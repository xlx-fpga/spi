==> flow/design.v <==
`timescale 1ns / 1ns
module spi_master#(
    parameter                                   SYS_CLK_FREQ       = 50_000_000,
    parameter                                   SPI_CLK_FREQ       = 12_500_000,
    parameter                                   ADDR_WIDTH         = 24    
)
(
    input                                       clk                 ,
    input                                       rst                 ,
    output reg                                  spi_sck             ,
    output reg                                  spi_cs              ,
    output                                      spi_sdo             ,
    input                                       spi_sdi             ,
    input                                       spi_start           ,
    input              [7: 0]                   spi_cmd             , 
    input              [ADDR_WIDTH-1: 0]        spi_addr            , 
    input              [11: 0]                  spi_length          , 
    input              [7: 0]                   spi_wr_data         ,
    output reg         [7: 0]                   spi_rd_data         ,
    output reg                                  spi_busy            ,
    output reg                                  spi_wr_req          ,
    output reg                                  spi_rd_vld           
);
    localparam                                  DIV_CNT_MAX        = SYS_CLK_FREQ / SPI_CLK_FREQ - 1;
    localparam                                  DIV_CNT_MAX_HALF   = DIV_CNT_MAX  /2; 
    reg                [$clog2(DIV_CNT_MAX)-1: 0]div_cnt            ;
    reg                [2: 0]                   bit_cnt             ;
    reg                [12: 0]                  byte_cnt            ;
    reg                [11: 0]                  spi_length_d0       ;
    reg                [ADDR_WIDTH-1: 0]        spi_addr_d0         ;
    reg                [7: 0]                   send_data           ;
    always @(posedge clk )
        begin
            if(rst) begin
                spi_length_d0 <= 0;
        end
            else if(spi_start) begin
                spi_length_d0 <= spi_length;
        end
            else begin
                spi_length_d0 <= spi_length_d0;
        end
        end
    always @(posedge clk )
        begin
            if(rst) begin
                div_cnt <= 0;
        end
            else if(spi_cs) begin
                div_cnt <= 0;
        end
            else if(div_cnt == DIV_CNT_MAX) begin
                div_cnt <= 0;
        end
            else begin
                div_cnt <= div_cnt +1;
        end
        end
    always @(posedge clk )
        begin
            if(rst) begin
                bit_cnt <= 0;
        end
            else if(bit_cnt == 7 && div_cnt == DIV_CNT_MAX) begin
                bit_cnt <= 0;
        end
            else if(div_cnt == DIV_CNT_MAX) begin
                bit_cnt <= bit_cnt +1;
        end
            else begin
                bit_cnt <= bit_cnt;
        end
        end
    always @(posedge clk )
        begin
            if(rst) begin
                byte_cnt <= 0;
        end
            else if(bit_cnt == (spi_length_d0 + ADDR_WIDTH/8) && bit_cnt == 7 && div_cnt == DIV_CNT_MAX) begin
                byte_cnt <= 0;
        end
            else if(bit_cnt == 7 && div_cnt == DIV_CNT_MAX) begin
                byte_cnt <= byte_cnt +1;
        end
            else begin
                byte_cnt <= byte_cnt;
        end
        end
    always @(posedge clk) begin
            if(rst)
                spi_cs <= 1;
            else if(div_cnt == DIV_CNT_MAX && bit_cnt == 7 && byte_cnt == (spi_length_d0 + ADDR_WIDTH/8))
                spi_cs <= 1;
            else if(spi_start)
                spi_cs <= 0;
        end
    always @(posedge clk )
        begin
            if(rst) begin
                spi_addr_d0 <= 0;
        end
            else if(spi_start) begin
                spi_addr_d0 <= spi_addr;
        end
            else if(byte_cnt <= ADDR_WIDTH/8 && bit_cnt == 7 && div_cnt ==DIV_CNT_MAX) begin
                spi_addr_d0 <= spi_addr_d0 >> 8;
        end
            else begin
                spi_addr_d0 <= spi_addr_d0;
        end
        end
    always @(posedge clk )
        begin
            if(rst) begin
                spi_sck <= 0;
        end
            else if(div_cnt == DIV_CNT_MAX_HALF) begin
                spi_sck <= 1;
        end
            else if(div_cnt == DIV_CNT_MAX) begin
                spi_sck <= 0;
        end
            else begin
                spi_sck <= spi_sck;
        end
        end
    assign                                      spi_sdo            = send_data[0];
    always @(posedge clk )
        begin
            if(rst) begin
                send_data <= 0;
        end
            else if(spi_start) begin
                send_data <= spi_cmd;
        end
            else if(byte_cnt <= ADDR_WIDTH/8 -1 && bit_cnt == 7 && div_cnt ==DIV_CNT_MAX) begin
                send_data <= spi_addr_d0[7:0];
        end
            else if(byte_cnt >= ADDR_WIDTH/8  && bit_cnt == 7 && div_cnt ==DIV_CNT_MAX) begin
                send_data <= spi_wr_data;
        end
            else if(div_cnt == DIV_CNT_MAX) begin
                send_data <= send_data >>1;
        end
            else begin
        end
        end
    always @(posedge clk) begin
            if(rst)
                spi_wr_req <= 0;
            else if(~spi_cs && byte_cnt >= ADDR_WIDTH/8 && bit_cnt == 7 && div_cnt == DIV_CNT_MAX - 2 )
                spi_wr_req <= 1;
            else 
                spi_wr_req <= 0;
        end
    always @(posedge clk )
        begin
            if(rst) begin
                spi_rd_data <= 0;
        end
            else if(byte_cnt>= ADDR_WIDTH/8 +1 &&  div_cnt == DIV_CNT_MAX_HALF) begin
                spi_rd_data <= {spi_sdi,spi_rd_data[7:1]};
        end
            else begin
                spi_rd_data <= spi_rd_data;
        end
        end
    always @(posedge clk )
        begin
            if(rst) begin
                spi_rd_vld <= 0;
        end
            else if(byte_cnt>= ADDR_WIDTH/8 +1 && bit_cnt == 7 && div_cnt == DIV_CNT_MAX) begin
                spi_rd_vld <= 1;
        end
            else begin
                spi_rd_vld <= 0;
        end
        end
    always @(posedge clk )
        begin
            if(rst) begin
                    spi_busy =0;
        end
            else if(~spi_cs) begin
                    spi_busy =1;
        end
            else begin
                    spi_busy =spi_busy;
        end
        end
        endmodule
==> Tool chain data of spi_master <==
What the tools print for spi_master, step after step.
Line numbers count from 1 in the design file above.
Operators carry their Yosys type and port widths (W data, S select, Z words).
{ "setup": {"top_module": "spi_master", "clock_port": "clk", "cell_library": "sky130hd", "lib_corner": "tt_025C_1v80"} }

==> Elaborated design <==
Yosys after proc, flatten, opt, wreduce and memory -nomap, before mapping. Memory bits, and registers merged into a memory's read port (data or address), are not among the register bits. Print and check cells are not counted. Equal cells are merged and count once.
{ "word_totals": {"inputBits": 56, "ff_bits": 75, "out_inout_bits": 14, "elab_cells": 59} }
{ "classes": {"mux": 10, "cmp": 4, "bitwise": 1, "n_eq": 5, "n_addsub": 4, "reduce_and_logical": 23} }
{ "ops": {"columns": ["operator", "n"], "rows": [
  ["$mux W24", 2],
  ["$eq A3 B32 Y1", 1],
  ["$mux W8", 4],
  ["$le A13 B2 Y1 const B", 2],
  ["$logic_and A1 B1 Y1", 16],
  ["$add A12 B2 Y13 const B", 1],
  ["$add A13 B1 Y13 const B", 1],
  ["$eq A13 B13 Y1", 1],
  ["$ge A13 B2 Y1 const B", 1],
  ["$ge A13 B3 Y1 const B", 1],
  ["$reduce_or A2 Y1", 3],
  ["$reduce_bool A2 Y1", 2],
  ["$reduce_bool A4 Y1", 1],
  ["$mux W1", 4],
  ["$add A3 B1 Y3 const B", 1],
  ["$eq A3 B3 Y1 const B", 1],
  ["$reduce_or A3 Y1", 1],
  ["$add A2 B1 Y2 const B", 1],
  ["$eq A2 B1 Y1 const B", 1],
  ["$eq A2 B2 Y1 const B", 1],
  ["$not A1 Y1", 1]
]} }

==> Longest topological paths <==
Longest topological path by Yosys (ltp), each cell counted once; first at word level (registers and memories cut), then after technology mapping (sequential cells cut; the memories' decode and read muxes count).
{ "logic_depth": {"depth_word": 6, "abc_area": 0, "ltp_mapped": 11, "ltp_nobuf": 8} }

==> Netlist <==
Source: synth_stat.txt of the flow (Yosys; design flattened, memories mapped). It holds for the ABC_AREA given above (unset counts as 0); a run with the other value may have another netlist.
{ "synth_totals": {"synth_area_mm2": 0.0040164, "flip_flops": 75, "cell_count": 459, "seq_area_mm2": 0.0015014} }
{ "types": {"columns": ["cell", "n", "type_area_um2"], "rows": [
  ["sky130_fd_sc_hd__dfxtp_1", 75, 1501.44],
  ["sky130_fd_sc_hd__mux2i_1", 22, 220.211],
  ["sky130_fd_sc_hd__nor2_1", 46, 172.666],
  ["sky130_fd_sc_hd__nand2_1", 42, 157.651],
  ["sky130_fd_sc_hd__xor2_1", 18, 157.651],
  ["sky130_fd_sc_hd__mux2_4", 10, 150.144],
  ["sky130_fd_sc_hd__a21oi_1", 28, 140.134],
  ["sky130_fd_sc_hd__nor3_1", 24, 120.115],
  ["sky130_fd_sc_hd__xnor2_1", 13, 113.859],
  ["sky130_fd_sc_hd__a21oi_2", 10, 87.584],
  ["sky130_fd_sc_hd__ha_1", 7, 87.584],
  ["sky130_fd_sc_hd__o21ai_0", 14, 70.067],
  ["sky130_fd_sc_hd__nor3b_1", 9, 67.565],
  ["sky130_fd_sc_hd__a22oi_1", 8, 60.058],
  ["sky130_fd_sc_hd__buf_2", 10, 50.048],
  ["sky130_fd_sc_hd__nand3_1", 10, 50.048],
  ["sky130_fd_sc_hd__clkbuf_1", 13, 48.797],
  ["sky130_fd_sc_hd__buf_6", 4, 45.043]
]} }
Not listed: further types 40, cells in them 96.

==> Worst setup path after synthesis <==
Path of least setup slack by OpenSTA after synthesis, without wires, with an ideal clock, recovery checks aside; 20% of the period is set as input and as output delay. Where synthesis merged equal registers, the netlist keeps one of their names.
{ "synth_timing": {"path_type": "register -> register", "start": "register bit_cnt[0]", "end": "register spi_addr_d0[10]", "t_required_ps": 2805, "t_first_pin_ps": 0, "arrival_time_ps": 1950, "slack_ps": 855, "driving_pins": 12, "clock_period_ps": 2940, "n_path_buf": 4, "delay_ps": 2085, "synth_period_reached_ps": 2085} }
"delay_ps" is the arrival time less input delay plus setup time.
"driving_pins": output pins that drive a net of the path, with the launching flip-flop's if there is one; two outputs of one cell count as two.
"synth_period_reached_ps" is the clock period less the worst setup slack; recovery checks do not enter. This is arithmetic on one report: input and output delays are still those of the set period (20% each).
The rows between start and end are the longest chain of elaborated cells between them; the timing report does not say that the signal goes this way. Where chains are equally long, one stands for them.
A line is the first line of the expression or statement that the cell stems from. Yosys adds cells for indexed reads and writes and turns some case tables into memories.
A register here has more assigning lines than the two given.
{ "synth_between": {"cell_sequence": "sky130_fd_sc_hd__dfxtp_1 sky130_fd_sc_hd__ha_1 sky130_fd_sc_hd__ha_1 sky130_fd_sc_hd__buf_2 sky130_fd_sc_hd__and2_1 sky130_fd_sc_hd__buf_2 sky130_fd_sc_hd__o211a_1 sky130_fd_sc_hd__buf_6 sky130_fd_sc_hd__buf_12 sky130_fd_sc_hd__mux2_4 sky130_fd_sc_hd__nand2_1 sky130_fd_sc_hd__a21oi_2", "elab_chain_cells": 5, "cone_cells": 6, "classes_between": "1 x eq/ne; 2 x mux; 3 x reduce/logical"} }
{ "synth_rtl": {"columns": ["element", "line_no", "rtl"], "rows": [
  ["start: declaration", 27, "reg                [2: 0]                   bit_cnt             ;"],
  ["start: assignment", 68, "bit_cnt <= bit_cnt +1;"],
  ["start: assignment", 71, "bit_cnt <= bit_cnt;"],
  ["$eq A3 B3 Y1", 105, "else if(byte_cnt <= ADDR_WIDTH/8 && bit_cnt == 7 && div_cnt ==DIV_CNT_MAX) begin"],
  ["$logic_and A1 B1 Y1 x2", 105, null],
  ["$mux W24", 105, null],
  ["$mux W24", 102, "else if(spi_start) begin"],
  ["end: assignment", 103, "spi_addr_d0 <= spi_addr;"],
  ["end: assignment", 106, "spi_addr_d0 <= spi_addr_d0 >> 8;"],
  ["end: declaration", 30, "reg                [ADDR_WIDTH-1: 0]        spi_addr_d0         ;"]
]} }

==> Path in the finished layout <==
Path of least setup slack in the final report of run 1 (OpenROAD, finished layout, wires in). Where an end is a register, its clock arrival counts in the times.
The report prints the path's times to 10 ps; the period is as set.
{ "layout_timing": {"path_type": "register -> register", "start": "register spi_length_d0[1]", "end": "register byte_cnt[1]", "n_path_buf": 1, "t_required_ps": 2610, "slack_ps": 470, "arrival_time_ps": 2140, "clock_period_ps": 2360, "t_first_pin_ps": 340, "driving_pins": 10} }
The rows between start and end are the longest chain of elaborated cells between them; the timing report does not say that the signal goes this way. Where chains are equally long, one stands for them.
A register here has more assigning lines than the two given.
{ "layout_between": {"cell_sequence": "sky130_fd_sc_hd__dfxtp_4 sky130_fd_sc_hd__inv_1 sky130_fd_sc_hd__ha_4 sky130_fd_sc_hd__nand3b_1 sky130_fd_sc_hd__xor2_2 sky130_fd_sc_hd__and4_1 sky130_fd_sc_hd__nand4_1 sky130_fd_sc_hd__nor3_2 sky130_fd_sc_hd__buf_6 sky130_fd_sc_hd__a2111oi_4", "elab_chain_cells": 5, "cone_cells": 5, "classes_between": "1 x add/sub; 1 x eq/ne; 3 x reduce/logical"} }
{ "layout_rtl": {"columns": ["element", "line_no", "rtl"], "rows": [
  ["start: declaration", 29, "reg                [11: 0]                  spi_length_d0       ;"],
  ["start: assignment", 38, "spi_length_d0 <= spi_length;"],
  ["start: assignment", 41, "spi_length_d0 <= spi_length_d0;"],
  ["$add A12 B2 Y13", 79, "else if(bit_cnt == (spi_length_d0 + ADDR_WIDTH/8) && bit_cnt == 7 && div_cnt == DIV_CNT_MAX) begin"],
  ["$eq A3 B32 Y1", 79, null],
  ["$logic_and A1 B1 Y1 x2", 79, null],
  ["$reduce_or A2 Y1", null, null],
  ["end: assignment", 83, "byte_cnt <= byte_cnt +1;"],
  ["end: assignment", 86, "byte_cnt <= byte_cnt;"],
  ["end: declaration", 28, "reg                [12: 0]                  byte_cnt            ;"]
]} }

Subject: flow runs of spi_master

Hi,

Settings and measured results of 2 stored flow runs for module spi_master (sky130hd), not sorted in any way. The constraints put input and output delay at 20% of the set period each and load the outputs with 0.01 pF.
"period achieved" = clock period - worst setup slack. The figure is calculated, with input and output delays left at 20% of the set period.
"time used up by the worst setup path" is the time allowed to the run's worst setup path (the clock period less input and output delay, where it has them) less its slack. Clock arrival times count: a late capture clock shortens it, a late launch clock lengthens it.
By "total power of the final layout" is meant OpenSTA's value without simulated activity: inputs other than the clock are taken to toggle once in ten clock periods, and the tool carries that through the logic.
"time used up by the worst setup path" is known to 10 ps.

==> run 1: settings <==
{ "period_ns": 2.36, "CORE_UTILIZATION": 26, "SETUP_SLACK_MARGIN": 0.51, "PLACE_DENSITY_LB_ADDON": 0.27, "HOLD_SLACK_MARGIN": 0.11, "CORE_ASPECT_RATIO": 0.83, "CELL_PAD_IN_SITES_GLOBAL_PLACEMENT": 3, "GPL_TIMING_DRIVEN": 1, "SLEW_MARGIN": 5, "MAX_ROUTING_LAYER": "met5", "CAP_MARGIN": 20, "CORE_MARGIN": 2 }
==> run 1: results <==
total negative slack on setup checks: 0 ps
final utilization: 0.378
time used up by the worst setup path: 1890 ps
type of the worst setup path: register -> register
worst setup slack after layout: 474 ps
chip area in the Yosys report: 0.0040164 sq mm
period achieved: 1886 ps
area inside the die boundary: 0.016462 sq mm
total power of the final layout: 3.289 mW

==> run 2: settings <==
{ "period_ns": 2.33, "CORE_UTILIZATION": 18, "SETUP_SLACK_MARGIN": 0.15, "PLACE_DENSITY_LB_ADDON": 0.21, "CAP_MARGIN": 25, "MAX_ROUTING_LAYER": "met4", "CORE_MARGIN": 2, "SLEW_MARGIN": 20 }
==> run 2: results <==
total negative slack on setup checks: 0 ps
final utilization: 0.244
time used up by the worst setup path: 2050 ps
type of the worst setup path: register -> register
worst setup slack after layout: 284 ps
chip area in the Yosys report: 0.0040164 sq mm
period achieved: 2046 ps
area inside the die boundary: 0.0235239 sq mm
total power of the final layout: 3.015 mW

Regards
